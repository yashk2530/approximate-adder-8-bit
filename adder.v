==> flow/design.v <==
`timescale 1ns / 1ps
module adder(
input [7:0]a,
input [7:0]b,
input clk,
output reg [8:0]sum
    );
    always@(posedge clk) begin 
     sum = a+b;
    end
endmodule
; Step by step through the tools: adder
; The steps from the RTL of adder to its reports follow in flow order.
; Lines are those of the file above, counted from 1.
; Operators: Yosys type, input widths -> output width; for muxes data width and select width s.
; Cell names lack the library's common part.
; Not given: n/a
[inputs]
design = adder
clock = clk
lib = sky130hd
corner = tt_025C_1v80

; Elaborated design
; Source: Yosys, flattened and elaborated, memories not mapped. Widths are those after wreduce; folded enables and synchronous resets count as part of the registers. Registers that Yosys merges into a memory's read port (data or address) are not register bits. Print and check cells do not count. Equal cells are merged and count once.
[word_totals]
ff_bits = 9
out_inout_bits = 9
elab_cells = 2
[classes]
addsub = 1
[ops]
columns = operator, n
row1 = $add 8x8->9, 1

; Longest topological paths
; Yosys ltp: most cells in a row. Word level: on the elaborated netlist, between registers, memories and ports. Mapped: between sequential cells and ports; inverters and the memories' decode and read muxes count.
[logic_depth]
ltp_word = 1
abc_area = 1
mapped_depth = 8

; Netlist
; Source: synth_stat.txt of the flow (Yosys; design flattened, memories mapped). It holds for the ABC_AREA given above (unset counts as 0); a run with the other value may have another netlist.
[types]
columns = type, n, type_area_um2
row1 = dfxtp_1, 9, 180.173
row2 = ha_1, 8, 100.096
row3 = nand2_1, 22, 82.579
row4 = inv_1, 7, 26.275
row5 = fa_1, 1, 20.019
row6 = nand3b_4, 1, 20.019
row7 = nand2_2, 3, 18.768
row8 = or2_4, 2, 17.517
row9 = xnor2_1, 2, 17.517
row10 = a21oi_1, 3, 15.014
row11 = nand3_1, 3, 15.014
row12 = nand3_2, 1, 10.01
row13 = xor2_1, 1, 8.758
row14 = nand3b_1, 1, 7.507
row15 = nor2_1, 2, 7.507
row16 = nor2_2, 1, 6.256
row17 = inv_2, 1, 3.754
[synth_totals]
mapped_cells = 68
yosys_area_um2 = 556.8
seq_area_um2 = 180.2
ff_cells = 9
buffers = 0

; Path before layout
; Source: OpenSTA report_checks on the synthesized netlist (no wires, ideal clock, input and output delay 20% of the period each), path of least setup slack; recovery checks are left aside. Register names are those of the netlist, which keeps one name where synthesis merged equal registers.
[synth_timing]
kind = input-to-reg
from = input a[0]
to = register sum[8]
tclk_ps = 2110
in_delay_ps = 422
launch_ps = 422
arrival_ps = 1400
t_required_ps = 1995
slack_ps = 596
delay_ps = 1093
path_stages = 8
synth_period_reached_ps = 1514
; "delay_ps" is the arrival time less input delay plus setup time.
; "path_stages": output pins that drive a net of the path, with the launching flip-flop's if there is one; two outputs of one cell count as two.
; "synth_period_reached_ps" = period - worst setup slack (recovery checks aside). The figure is calculated, with input and output delays left at 20% of the set period.
; The rows between start and end are the longest chain of elaborated cells between them; the timing report does not say that the signal goes this way. Where chains are equally long, one stands for them.
; A line is the first line of the expression or statement that the cell stems from. Yosys adds cells for indexed reads and writes and turns some case tables into memories.
[synth_via]
path_cell_list = ha_1 fa_1 nand2_1 nand2_1 nand3b_4 nand2_1 nand2_1 nand2_1
elab_chain_cells = 1
cells_between = 1
lines_between = 1
cone_classes = 1 x add/sub
[synth_rtl]
columns = element, line_no
row1 = start: declaration, 3  ; input [7:0]a,
row2 = $add 8x8->9, 9  ; sum = a+b;
row3 = end: assignment, 9
row4 = end: declaration, 6  ; output reg [8:0]sum

; Path in the finished layout
; From the final timing report of flow run 1: the path of least setup slack in the routed layout; clock arrival at registers is part of the times.
; The report prints the path's times to 10 ps; the period is as set.
[layout_timing]
kind = input-to-reg
from = input a[0]
to = register sum[8]
tclk_ps = 2160
in_delay_ps = 430
launch_ps = 430
arrival_ps = 2040
t_required_ps = 2300
slack_ps = 260
path_stages = 9
; The rows between start and end are the longest chain of elaborated cells between them; the timing report does not say that the signal goes this way. Where chains are equally long, one stands for them.
[layout_via]
path_cell_list = clkdlybuf4s50_1 ha_1 fa_1 nand2_1 nand2_1 nand3b_4 nand2_1 nand2_1 nand2_1
elab_chain_cells = 1
cells_between = 1
lines_between = 1
cone_classes = 1 x add/sub
[layout_rtl]
columns = element, line_no
row1 = start: declaration, 3  ; input [7:0]a,
row2 = $add 8x8->9, 9  ; sum = a+b;
row3 = end: assignment, 9
row4 = end: declaration, 6  ; output reg [8:0]sum

; Record of 2 stored runs of the RTL-to-layout flow on adder, platform sky130hd. The runs are unordered. Constraints: input delay and output delay 20% of the set period each, output load 0.01 pF.
; "period_reached_ps": clock period set for the run, less the worst setup slack. It is reckoned from that one timing run; input and output delays stay at 20% of the period that was set.
; "timing.worst_path_ps" = time allowed to the worst setup path (clock period - input delay - output delay, where it has them) - its slack; a late launch clock adds to it, a late capture clock takes from it.
; "design_power_mw": no workload was simulated; the value follows from the tool's default switching activity.
; "timing.worst_path_ps" is given in steps of 10 ps.

[flow run 1: settings]
period_ns = 2.16
CORE_UTILIZATION = 55
PLACE_DENSITY = 0.45
CELL_PAD_IN_SITES_DETAIL_PLACEMENT = 0
ABC_AREA = 1
GPL_TIMING_DRIVEN = 1
CTS_CLUSTER_DIAMETER = 190
SLEW_MARGIN = 20
MAX_ROUTING_LAYER = met5
CAP_MARGIN = 20
CORE_MARGIN = 2
[flow run 1: results]
tns_setup_ps = 0
total_die_area_um2 = 1282.7
finish.utilization_pct = 90.0
timing.worst_path_ps = 1470
path_kind = input-to-reg
period_reached_ps = 1903
setup_ws_ps = 257
design_power_mw = 0.5251
post_synth_area_um2 = 556.8
final_stdcell_area_um2 = 842.1

[flow run 2: settings]
period_ns = 2.4
CORE_UTILIZATION = 52
PLACE_DENSITY_LB_ADDON = 0.22
GPL_ROUTABILITY_DRIVEN = 1
CTS_CLUSTER_SIZE = 52
MAX_ROUTING_LAYER = met5
CAP_MARGIN = 20
CORE_MARGIN = 2
SLEW_MARGIN = 20
[flow run 2: results]
tns_setup_ps = 0
total_die_area_um2 = 1234.8
finish.utilization_pct = 85.6
timing.worst_path_ps = 1500
path_kind = input-to-reg
period_reached_ps = 1975
setup_ws_ps = 425
design_power_mw = 0.4653
post_synth_area_um2 = 504.2
final_stdcell_area_um2 = 789.5
